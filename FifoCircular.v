==> flow/design.v <==
module RingBuffer(
  input        clk,
  input        rst,
  input        wr_enable,
  output       wr_full,
  input  [7:0] wr_data,
  input        wr_data_valid,
  input        rd_enable,
  output       rd_empty,
  output [7:0] rd_data,
  output       rd_data_valid
);
  reg [1:0] read_ptr;  
  wire [2:0] decrement_value = 3'h4 - 3'h1;  
  wire [2:0] read_ptr_ext = {{1'd0}, read_ptr};
  wire [1:0] read_ptr_next = read_ptr_ext == decrement_value ? 2'h0 : read_ptr + 2'h1;
  reg [1:0] buffer_state;  
  wire  is_idle = buffer_state == 2'h0;
  wire  has_data_to_read = buffer_state == 2'h2 & rd_enable;
  wire  read_increment = buffer_state == 2'h0 ? 1'h0 : (buffer_state == 2'h1 ? rd_enable : has_data_to_read);
  reg [1:0] write_ptr;  
  wire [2:0] write_ptr_ext = {{1'd0}, write_ptr};
  wire [1:0] write_ptr_next = write_ptr_ext == decrement_value ? 2'h0 : write_ptr + 2'h1;
  wire  write_condition = wr_enable & wr_data_valid;
  wire  write_increment = buffer_state == 2'h0 ? write_condition : (buffer_state == 2'h1 ? write_condition : buffer_state == 2'h2 ? write_condition : 1'b0);
  reg [7:0] buffer_0;  
  reg [7:0] buffer_1;
  reg [7:0] buffer_2;
  reg [7:0] buffer_3;
  wire [7:0] write_buffer_0 = 2'h0 == write_ptr ? wr_data : buffer_0;
  wire [7:0] write_buffer_1 = 2'h1 == write_ptr ? wr_data : buffer_1;
  wire [7:0] write_buffer_2 = 2'h2 == write_ptr ? wr_data : buffer_2;
  wire [7:0] write_buffer_3 = 2'h3 == write_ptr ? wr_data : buffer_3;
  wire [7:0] updated_buffer_0 = wr_enable & wr_data_valid ? write_buffer_0 : buffer_0;
  wire [7:0] updated_buffer_1 = wr_enable & wr_data_valid ? write_buffer_1 : buffer_1;
  wire [7:0] updated_buffer_2 = wr_enable & wr_data_valid ? write_buffer_2 : buffer_2;
  wire [7:0] updated_buffer_3 = wr_enable & wr_data_valid ? write_buffer_3 : buffer_3;
  wire [1:0] state_after_write = read_ptr == write_ptr_next ? 2'h2 : buffer_state;
  wire [1:0] state_after_read = rd_enable ? 2'h1 : state_after_write;
  wire [1:0] next_state = (read_ptr == write_ptr) ? 2'h0 : (write_condition ? state_after_write : state_after_read);
  wire [7:0] read_data_temp = (2'h1 == read_ptr) ? buffer_1 : (2'h2 == read_ptr ? buffer_2 : (2'h3 == read_ptr ? buffer_3 : buffer_0));
  assign wr_full = buffer_state == 2'h2;
  assign rd_empty = buffer_state == 2'h0;
  assign rd_data = read_data_temp;
  assign rd_data_valid = is_idle ? 1'h0 : 1'h1;
  always @(posedge clk) begin
    if (rst) begin
      read_ptr <= 2'h0;
    end else if (read_increment) begin
      read_ptr <= (read_ptr_ext == decrement_value) ? 2'h0 : read_ptr + 2'h1;
    end
    if (rst) begin
      buffer_state <= 2'h0;
    end else case (buffer_state)
      2'h0: if (wr_enable & wr_data_valid) buffer_state <= 2'h1;
      2'h1: buffer_state <= rd_enable ? next_state : state_after_write;
      2'h2: buffer_state <= rd_enable ? 2'h1 : state_after_read;
    endcase
    if (rst) begin
      write_ptr <= 2'h0;
    end else if (write_increment) begin
      write_ptr <= (write_ptr_ext == decrement_value) ? 2'h0 : write_ptr + 2'h1;
    end
    if (buffer_state == 2'h0 || buffer_state == 2'h1) begin
      buffer_0 <= updated_buffer_0;
      buffer_1 <= updated_buffer_1;
      buffer_2 <= updated_buffer_2;
      buffer_3 <= updated_buffer_3;
    end
  end
endmodule
* Step by step through the tools: RingBuffer
What the tools print for RingBuffer, step after step.
Line numbers count from 1 in the design file above.
Cell names lack the library's common part.
Not given: n/a
- Top module :: RingBuffer
- Clock input :: clk
- Cell library :: sky130hd
- Timing corner :: tt_025C_1v80

* Word-level counts
Yosys after proc, flatten, opt, wreduce and memory -nomap, before mapping. Memory bits, and registers merged into a memory's read port (data or address), are not among the register bits. Print and check cells are not counted.
- Word-level cells :: 52
- Flip-flop bits (word level) :: 38
- Input port bits :: 13
- Equal/unequal tests :: 13
- Bitwise gates (word level) :: 2
- Mux-type cells :: 19
- Add/subtract/negate cells :: 2
- Reduce/logical cells :: 9
** Operators with widths (number)
- two-way mux 8 bit :: 3
- two-way mux 2 bit :: 9
- AND reduction 3 bit :: 4
- equality test 2 bit (first input constant) :: 4
- equality test 2 bit (second input constant) :: 3
- case mux 2 bit (select 3 bit) :: 1
- two-way mux 1 bit :: 6
- equality test 1 x 2 -> 1 bit (first input constant) :: 2
- adder 2 x 1 -> 2 bit (second input constant) :: 2
- equality test 2 bit :: 2
- zero test 2 bit :: 2
- nonzero test 3 bit :: 1
- bitwise AND 1 bit :: 2
- equality test 2 x 1 -> 1 bit (second input constant) :: 1
- inequality test 2 bit (second input constant) :: 1
- AND reduction 2 bit :: 1
- logical OR 1 bit :: 1

* Depth
Depth = most cells in a row (Yosys ltp): at word level without a register or memory, in the mapped netlist without a sequential cell, where the memories' decode and read muxes count.
- Depth after elaboration :: 9
- ABC_AREA :: 0
- Mapped depth :: 7
- Gate-level depth less buffers :: 5

* After synthesis
The flow's flattened synthesis, as Yosys stat reports it; memories are mapped. The netlist is that of the ABC_AREA named above (0 if unset); the other value can give another one.
- Flip-flops :: 39
- Cell area after synthesis :: 1707.9 um^2
- Mapped cells :: 137
- Buffers :: 5
- Sequential area :: 1101.1 um^2
** Cell types
- edfxtp_1 :: number 32, area in all 960.922 um^2
- dfxtp_1 :: number 7, area in all 140.134 um^2
- mux2i_1 :: number 11, area in all 110.106 um^2
- ha_1 :: number 7, area in all 87.584 um^2
- nor2_1 :: number 16, area in all 60.058 um^2
- a21oi_1 :: number 11, area in all 55.053 um^2
- o21ai_1 :: number 9, area in all 45.043 um^2
- nand2_1 :: number 11, area in all 41.29 um^2
- xnor2_1 :: number 4, area in all 35.034 um^2
- and2_1 :: number 5, area in all 31.28 um^2
- inv_1 :: number 5, area in all 18.768 um^2
- a21o_1 :: number 2, area in all 15.014 um^2
- buf_2 :: number 2, area in all 10.01 um^2
- nor3_2 :: number 1, area in all 10.01 um^2
- a21oi_2 :: number 1, area in all 8.758 um^2
- a32oi_1 :: number 1, area in all 8.758 um^2
- a211oi_1 :: number 1, area in all 7.507 um^2
- and2b_1 :: number 1, area in all 7.507 um^2
Other cell types: 10; their cells: 10.

* Timing after synthesis
Source: OpenSTA report_checks on the synthesized netlist (no wires, ideal clock, input and output delay 20% of the period each), path of least setup slack; recovery checks are left aside. Register names are those of the netlist, which keeps one name where synthesis merged equal registers.
- Kind :: reg2out
- From :: reg read_ptr[0]
- To :: out rd_data[5]
- Required time :: 1392 ps
- Clock period :: 1740 ps
- Output delay :: 348 ps
- Delay of the path :: 1334 ps
- Driving pins on the path :: 8
- Arrival :: 1334 ps
- Setup slack :: 58 ps
- Buffers on the path :: 2
- Synthesis period reached :: 1682 ps
"delay of the path" is the arrival time less input delay plus setup time.
At an output port there is no setup time.
"driving pins on the path": output pins that drive a net of the path, with the launching flip-flop's if there is one; two outputs of one cell count as two.
"synthesis period reached" = period - worst setup slack (recovery checks aside). The figure is calculated, with input and output delays left at 20% of the set period.
The rows between start and end are the longest chain of elaborated cells between them; the timing report does not say that the signal goes this way. Where chains are equally long, one stands for them.
A line is the first line of the expression or statement that the cell stems from. Yosys adds cells for indexed reads and writes and turns some case tables into memories.
- Cell sequence :: dfxtp_1 -> inv_1 -> ha_1 -> clkbuf_1 -> buf_2 -> nor2_1 -> a21oi_1 -> o21ai_1
- Length of the longest elaborated chain :: 4
- Elaborated cells between the ends (all ways) :: 6
- Those cells by class :: eq/ne (3); mux (3)
** RTL lines, path after synthesis
- start, declared :: line 13 : reg [1:0] read_ptr;
- start, assigned :: line 48 : read_ptr <= 2'h0;
- start, assigned :: line 50 : read_ptr <= (read_ptr_ext == decrement_value) ? 2'h0 : read_ptr + 2'h1;
- equality test 2 bit :: line 41 : wire [7:0] read_data_temp = (2'h1 == read_ptr) ? buffer_1 : (2'h2 == read_ptr ? buffer_2 : (2'h3 == read_ptr ? ...
- two-way mux 8 bit (3 in a row) :: line 41
- end, declared :: line 10 : output [7:0] rd_data,

* Path in the finished layout
Path of least setup slack in the final report of entry A (OpenROAD, finished layout, wires in). Where an end is a register, its clock arrival counts in the times.
The report prints the path's times to 10 ps; the period is as set.
- Kind :: reg2out
- From :: reg read_ptr[0]
- To :: out rd_data[3]
- Arrival :: 1610 ps
- Required time :: 1290 ps
- Clock period :: 1610 ps
- Setup slack :: -330 ps
- Driving pins on the path :: 8
- Output delay :: 320 ps
- Buffers on the path :: 2
The rows between start and end are the longest chain of elaborated cells between them; the timing report does not say that the signal goes this way. Where chains are equally long, one stands for them.
- Cell sequence :: dfxtp_4 -> ha_4 -> buf_12 -> mux2i_4 -> nor2_4 -> a21oi_4 -> o21ai_2 -> buf_2
- Length of the longest elaborated chain :: 4
- Elaborated cells between the ends (all ways) :: 6
- Those cells by class :: eq/ne (3); mux (3)
** RTL lines, path after layout
- start, declared :: line 13 : reg [1:0] read_ptr;
- start, assigned :: line 48 : read_ptr <= 2'h0;
- start, assigned :: line 50 : read_ptr <= (read_ptr_ext == decrement_value) ? 2'h0 : read_ptr + 2'h1;
- equality test 2 bit :: line 41 : wire [7:0] read_data_temp = (2'h1 == read_ptr) ? buffer_1 : (2'h2 == read_ptr ? buffer_2 : (2'h3 == read_ptr ? ...
- two-way mux 8 bit (3 in a row) :: line 41
- end, declared :: line 10 : output [7:0] rd_data,

Wiki page: RingBuffer / flow data

Module RingBuffer, platform sky130hd: 2 stored runs of the flow (Yosys, OpenROAD) with differing settings, in no particular order. Input and output delays are each 20% of the period that was set; the output load is 0.01 pF.
"clock period achieved": clock period set for the run, less the worst setup slack. It is reckoned from that one timing run; input and output delays stay at 20% of the period that was set.
By "worst setup path time" is meant the share of the clock period that the worst setup path is allowed (20% is reserved at inputs, 20% at outputs), minus its slack. Clock arrival times at its registers enter into it.
By "overall power" is meant OpenSTA's value without simulated activity: inputs other than the clock are taken to toggle once in ten clock periods, and the tool carries that through the logic.
"worst setup path time" is known to 10 ps.

* Entry A
** Files
==> flow/run.sh <==
#!/bin/bash
# the make line also repeats the synthesis and layout settings of config.mk as NAME=value (left out here)
make -C /OpenROAD-flow-scripts/flow DESIGN_CONFIG=/design/flow/config.mk WORK_HOME=/design/flow/orfs CLKGATE_MAP_FILE= finish
==> flow/config.mk <==
export PLATFORM = sky130hd
export DESIGN_NAME = RingBuffer
export DESIGN_NICKNAME = RingBuffer
export VERILOG_FILES = /design/flow/design.v
export SDC_FILE = /design/flow/constraint.sdc
export NUM_CORES = 4
export LEC_CHECK = 0
export CAP_MARGIN = 20
export CELL_PAD_IN_SITES_GLOBAL_PLACEMENT = 3
export CORE_ASPECT_RATIO = 0.6
export CORE_MARGIN = 2
export CORE_UTILIZATION = 42
export CTS_CLUSTER_DIAMETER = 337
export GPL_ROUTABILITY_DRIVEN = 0
export PLACE_DENSITY_LB_ADDON = 0.19
export SETUP_SLACK_MARGIN = 0.31
export SLEW_MARGIN = 20
export TNS_END_PERCENT = 60
==> flow/constraint.sdc <==
create_clock -name core_clock -period 1.61 [get_ports {clk}]
set_input_delay 0.3220 -clock core_clock [delete_from_list [all_inputs] [get_ports {clk}]]
set_output_delay 0.3220 -clock core_clock [all_outputs]
set_load 0.01 [all_outputs]
** Results
- Smallest hold slack :: 492 ps
- Worst setup path time :: 1610 ps
- Class of the worst setup path :: reg2out
- Total negative setup slack :: -2314 ps
- Overall power :: 2.031 mW
- Post-layout utilization :: 70.6 %
- Standard-cell area after layout :: 2671.3 um^2
- Clock period achieved :: 1935 ps
- Overall die area :: 4609.3 um^2
- Synthesized cell area :: 1707.9 um^2
- Lowest setup slack :: -325 ps

* Entry B
** Files
==> flow/run.sh <==
#!/bin/bash
# the make line also repeats the synthesis and layout settings of config.mk as NAME=value (left out here)
make -C /OpenROAD-flow-scripts/flow DESIGN_CONFIG=/design/flow/config.mk WORK_HOME=/design/flow/orfs CLKGATE_MAP_FILE= finish
==> flow/config.mk <==
export PLATFORM = sky130hd
export DESIGN_NAME = RingBuffer
export DESIGN_NICKNAME = RingBuffer
export VERILOG_FILES = /design/flow/design.v
export SDC_FILE = /design/flow/constraint.sdc
export NUM_CORES = 4
export LEC_CHECK = 0
export CAP_MARGIN = 20
export CORE_MARGIN = 2
export CORE_UTILIZATION = 46
export GPL_TIMING_DRIVEN = 0
export PLACE_DENSITY_LB_ADDON = 0.09
export SLEW_MARGIN = 10
==> flow/constraint.sdc <==
create_clock -name core_clock -period 1.12 [get_ports {clk}]
set_input_delay 0.2240 -clock core_clock [delete_from_list [all_inputs] [get_ports {clk}]]
set_output_delay 0.2240 -clock core_clock [all_outputs]
set_load 0.01 [all_outputs]
** Results
- Synthesized cell area :: 1707.9 um^2
- Standard-cell area after layout :: 2528.7 um^2
- Smallest hold slack :: 151 ps
- Overall power :: 3.357 mW
- Overall die area :: 4215.9 um^2
- Worst setup path time :: 1540 ps
- Class of the worst setup path :: reg2out
- Clock period achieved :: 1767 ps
- Total negative setup slack :: -5351 ps
- Post-layout utilization :: 70.1 %
- Lowest setup slack :: -647 ps
